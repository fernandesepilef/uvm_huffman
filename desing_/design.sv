==> flow/design.v <==
module huffman_decoder (
    input logic clk,
    input logic rst,
    input logic bit_in,
    output logic [4:0] symbol_out,
    output logic valid_out
);
    logic [7:0] shift_reg, next_shift;
    logic [3:0] bit_count, next_count;
    always_ff @(posedge clk or posedge rst) begin
        if (rst) begin
            shift_reg <= 0;
            bit_count <= 0;
        end else begin
            shift_reg <= next_shift;
            bit_count <= next_count;
        end
    end
    always_comb begin
        next_shift = {shift_reg[6:0], bit_in};
        next_count = bit_count + 1;
        valid_out = 0;
        symbol_out = 0;
        unique case (shift_reg[7 -: 7])  
            7'b0000000: if (bit_count == 1) begin symbol_out = 5'd1; valid_out = 1; next_count = 0; end
            7'b0000001: if (bit_count == 2) begin symbol_out = 5'd2; valid_out = 1; next_count = 0; end
            7'b0000010: if (bit_count == 3) begin symbol_out = 5'd3; valid_out = 1; next_count = 0; end
            7'b0000011: if (bit_count == 3) begin symbol_out = 5'd4; valid_out = 1; next_count = 0; end
            7'b0000100: if (bit_count == 3) begin symbol_out = 5'd5; valid_out = 1; next_count = 0; end
            7'b0000101: if (bit_count == 4) begin symbol_out = 5'd6; valid_out = 1; next_count = 0; end
            7'b0000110: if (bit_count == 4) begin symbol_out = 5'd7; valid_out = 1; next_count = 0; end
            7'b0000111: if (bit_count == 5) begin symbol_out = 5'd8; valid_out = 1; next_count = 0; end
            7'b0001000: if (bit_count == 6) begin symbol_out = 5'd9; valid_out = 1; next_count = 0; end
            7'b0001001: if (bit_count == 6) begin symbol_out = 5'd10; valid_out = 1; next_count = 0; end
            7'b0001010: if (bit_count == 6) begin symbol_out = 5'd11; valid_out = 1; next_count = 0; end
            7'b0001011: if (bit_count == 6) begin symbol_out = 5'd12; valid_out = 1; next_count = 0; end
            7'b0001100: if (bit_count == 6) begin symbol_out = 5'd13; valid_out = 1; next_count = 0; end
            7'b0001101: if (bit_count == 6) begin symbol_out = 5'd14; valid_out = 1; next_count = 0; end
            7'b0001110: if (bit_count == 6) begin symbol_out = 5'd15; valid_out = 1; next_count = 0; end
            7'b0001111: if (bit_count == 6) begin symbol_out = 5'd16; valid_out = 1; next_count = 0; end
            7'b0010000: if (bit_count == 6) begin symbol_out = 5'd17; valid_out = 1; next_count = 0; end
            7'b0010001: if (bit_count == 6) begin symbol_out = 5'd18; valid_out = 1; next_count = 0; end
            default: begin
                valid_out = 0;
            end
        endcase
    end
endmodule
Tool chain data of huffman_decoder

What the tools print for huffman_decoder, step after step.
Lines are those of the file above, counted from 1.
Operators: Yosys type, input widths -> output width; for muxes data width and select width s.
Library cell names are shortened.
Not given: n/a

Top: huffman_decoder
Clock: clk
Cell library: sky130hd
Timing corner: tt_025C_1v80

Elaborated design

Yosys after proc, flatten, opt, wreduce and memory -nomap, before mapping. Enables and synchronous resets that opt folds into registers are not counted as muxes. Memory bits, and registers merged into a memory's read port (data or address), are not among the register bits. Print and check cells are not counted.

Register bits after elaboration: 12
Latch bits: 0
RAM bits: 0
ROM bits: 0
Word width x clocked read ports: 0
Memory cells: 0
Input port bits: 3
Output and inout bits: 6
Word-level cells: 63

Add/subtract/negate cells: 1
Multiply operators: 0
Divide/modulo/power cells: 0
Magnitude comparators: 0
Equal/unequal tests: 23
Shift-type cells: 0
Mux-type cells: 33
Bitwise operators: 0
Reductions and logical operators: 4

Operator list:

| cell                | number |
| $pmux 5 s18         | 1 |
| $eq 7x4->1 const B  | 8 |
| $mux 4              | 14 |
| $eq 7x3->1 const B  | 4 |
| $pmux 4 s6          | 1 |
| $mux 5              | 3 |
| $eq 7x2->1 const B  | 2 |
| $eq 7x5->1 const B  | 2 |
| $eq 4x3->1 const B  | 3 |
| $mux 3              | 4 |
| $reduce_or 10->1    | 1 |
| $eq 4x2->1 const B  | 2 |
| $eq 7x1->1 const B  | 1 |
| $logic_not 7->1     | 1 |
| $mux 1              | 7 |
| $pmux 1 s6          | 1 |
| $add 4x1->4 const B | 1 |
| $eq 4x1->1 const B  | 1 |
| $mux 2              | 2 |
| $reduce_or 3->1     | 1 |
| $reduce_or 2->1     | 1 |

Longest topological paths

Yosys ltp: most cells in a row. Word level: on the elaborated netlist, between registers, memories and ports. Mapped: between sequential cells and ports; inverters and the memories' decode and read muxes count.

Depth after elaboration: 3
ABC_AREA: 0
Gate-level depth with buffers: 7
Gate-level depth less buffers: 6

Netlist

The flow's flattened synthesis, as Yosys stat reports it; memories are mapped. The netlist is that of the ABC_AREA named above (0 if unset); the other value can give another one.

Standard cells after synthesis: 106
Mapped area: 917.1 um^2
Area of sequential cells: 300.3 um^2
Flip-flops: 12
Buffers: 7

Cells by type:

| cell type | number | area in all (um^2) |
| dfrtp_1   | 12     | 300.288 |
| ha_1      | 4      | 50.048 |
| a31oi_1   | 6      | 37.536 |
| buf_2     | 6      | 30.029 |
| inv_1     | 7      | 26.275 |
| nand2_1   | 7      | 26.275 |
| a21oi_1   | 5      | 25.024 |
| nor4_1    | 4      | 25.024 |
| or3_1     | 4      | 25.024 |
| nor2_1    | 6      | 22.522 |
| nor3_1    | 4      | 20.019 |
| o211a_1   | 2      | 20.019 |
| xnor2_1   | 2      | 17.517 |
| a211oi_1  | 2      | 15.014 |
| a21o_1    | 2      | 15.014 |
| a221oi_2  | 1      | 15.014 |
| nand3_1   | 3      | 15.014 |
| nand3b_1  | 2      | 15.014 |

Not listed: further types 22, cells in them 27.

Path before layout

Source: OpenSTA report_checks on the synthesized netlist (no wires, ideal clock, input and output delay 20% of the period each), path of least setup slack; recovery checks are left aside. Register names are those of the netlist, which keeps one name where synthesis merged equal registers.

Kind: reg-to-output
Start: register bit_count[0]
End: output valid_out
Period: 2.56 ns
External output delay: 0.512 ns
Launch time at the first pin: 0.000 ns
Data arrival time: 1.588 ns
Required time: 2.048 ns
Setup slack: 0.460 ns
Delay of the path: 1.588 ns
Stages on the path: 8
Path buffers: 1
Synthesis period reached: 2.1 ns

"delay of the path" is the arrival time less input delay plus setup time.
At an output port there is no setup time.
"stages on the path" counts driving pins, that of a launching flip-flop among them; a cell with two outputs on the path counts twice.
"synthesis period reached" = period - worst setup slack (recovery checks aside). The figure is calculated, with input and output delays left at 20% of the set period.
Between the ends stands the longest chain of elaborated cells between them, by number of cells; it is not shown to be the way that was timed. Of several equally long chains one is given.
Each line given opens the expression or statement behind the cell; cells for indexed reads and writes are added by Yosys, which also makes memories of some case tables.

Cells stage by stage: dfrtp_1 inv_1 ha_1 clkbuf_1 mux2_2 a21oi_1 o21ai_1 and3_1
Cells in the longest elaborated chain: 3
Elaborated cells between the ends (all ways): 13
Classes of those cells: eq/ne: 6; mux: 7

Ends and longest elaborated chain, after synthesis:

| element       | line | RTL |
| from (decl)   | 9    | `logic [3:0] bit_count, next_count;` |
| from (assign) | 13   | `bit_count <= 0;` |
| from (assign) | 16   | `bit_count <= next_count;` |
| $eq 4x3->1    | 36   | `7'b0001011: if (bit_count == 6) begin symbol_out = 5'd12; valid_out = 1; next_count = 0; end` |
| $mux 1        | 36   |  |
| $pmux 1 s6    | 24   | `unique case (shift_reg[7 -: 7])` |
| to (decl)     | 6    | `output logic valid_out` |

Timing after layout

From the final timing report of flow run A: the path of least setup slack in the routed layout; clock arrival at registers is part of the times.

Kind: reg-to-output
Start: register bit_count[0]
End: output valid_out
Period: 3.98 ns
External output delay: 0.80 ns
Launch time at the first pin: 0.26 ns
Data arrival time: 2.54 ns
Required time: 3.18 ns
Setup slack: 0.64 ns
Stages on the path: 7
Path buffers: 1

Between the ends stands the longest chain of elaborated cells between them, by number of cells; it is not shown to be the way that was timed. Of several equally long chains one is given.

Cells stage by stage: dfrtp_1 ha_1 or3b_1 o211a_1 o21ai_1 and3_1 clkdlybuf4s50_1
Cells in the longest elaborated chain: 3
Elaborated cells between the ends (all ways): 13
Classes of those cells: eq/ne: 6; mux: 7

Ends and longest elaborated chain, after layout:

| element       | line | RTL |
| from (decl)   | 9    | `logic [3:0] bit_count, next_count;` |
| from (assign) | 13   | `bit_count <= 0;` |
| from (assign) | 16   | `bit_count <= next_count;` |
| $eq 4x3->1    | 36   | `7'b0001011: if (bit_count == 6) begin symbol_out = 5'd12; valid_out = 1; next_count = 0; end` |
| $mux 1        | 36   |  |
| $pmux 1 s6    | 24   | `unique case (shift_reg[7 -: 7])` |
| to (decl)     | 6    | `output logic valid_out` |

Memo
Re: implementation data of huffman_decoder

Measured data: module huffman_decoder, platform sky130hd, 2 stored runs of the flow under differing settings, order arbitrary. Input and output delays are each 20% of the period that was set; the output load is 0.01 pF.
"period reached" is the run's clock period less its worst setup slack. It is reckoned from that one timing run; input and output delays stay at 20% of the period that was set.
By "allowed time less slack (worst setup path)" is meant the share of the clock period that the worst setup path is allowed (20% is reserved at inputs, 20% at outputs), minus its slack. Clock arrival times at its registers enter into it.
Among the settings, . means not set for that run.

| item                                            | flow run A    | flow run B    |
| period_ns                                       | 3.98          | 2.36          |
| CORE_UTILIZATION                                | 35            | 30            |
| PLACE_DENSITY_LB_ADDON                          | 0.2           | .             |
| HOLD_SLACK_MARGIN                               | 0.11          | .             |
| CORE_ASPECT_RATIO                               | 0.84          | .             |
| CELL_PAD_IN_SITES_GLOBAL_PLACEMENT              | 0             | .             |
| TNS_END_PERCENT                                 | 90            | .             |
| ABC_AREA                                        | 0             | .             |
| CTS_CLUSTER_SIZE                                | 50            | .             |
| CTS_CLUSTER_DIAMETER                            | 56            | .             |
| SLEW_MARGIN                                     | 25            | 20            |
| MAX_ROUTING_LAYER                               | met5          | .             |
| CAP_MARGIN                                      | 20            | 20            |
| CORE_MARGIN                                     | 2             | 2             |
| Yosys chip area after synthesis (um^2)          | 917.1         | 917.1         |
| die outline area (um^2)                         | 3047.3        | 3515.3        |
| utilization of the finished layout (%)          | 42.4          | 48.0          |
| worst setup slack after layout (ns)             | 0.643         | -0.027        |
| period reached (ns)                             | 3.337         | 2.387         |
| allowed time less slack (worst setup path) (ns) | 2.54          | 1.91          |
| critical path kind                              | reg-to-output | reg-to-output |
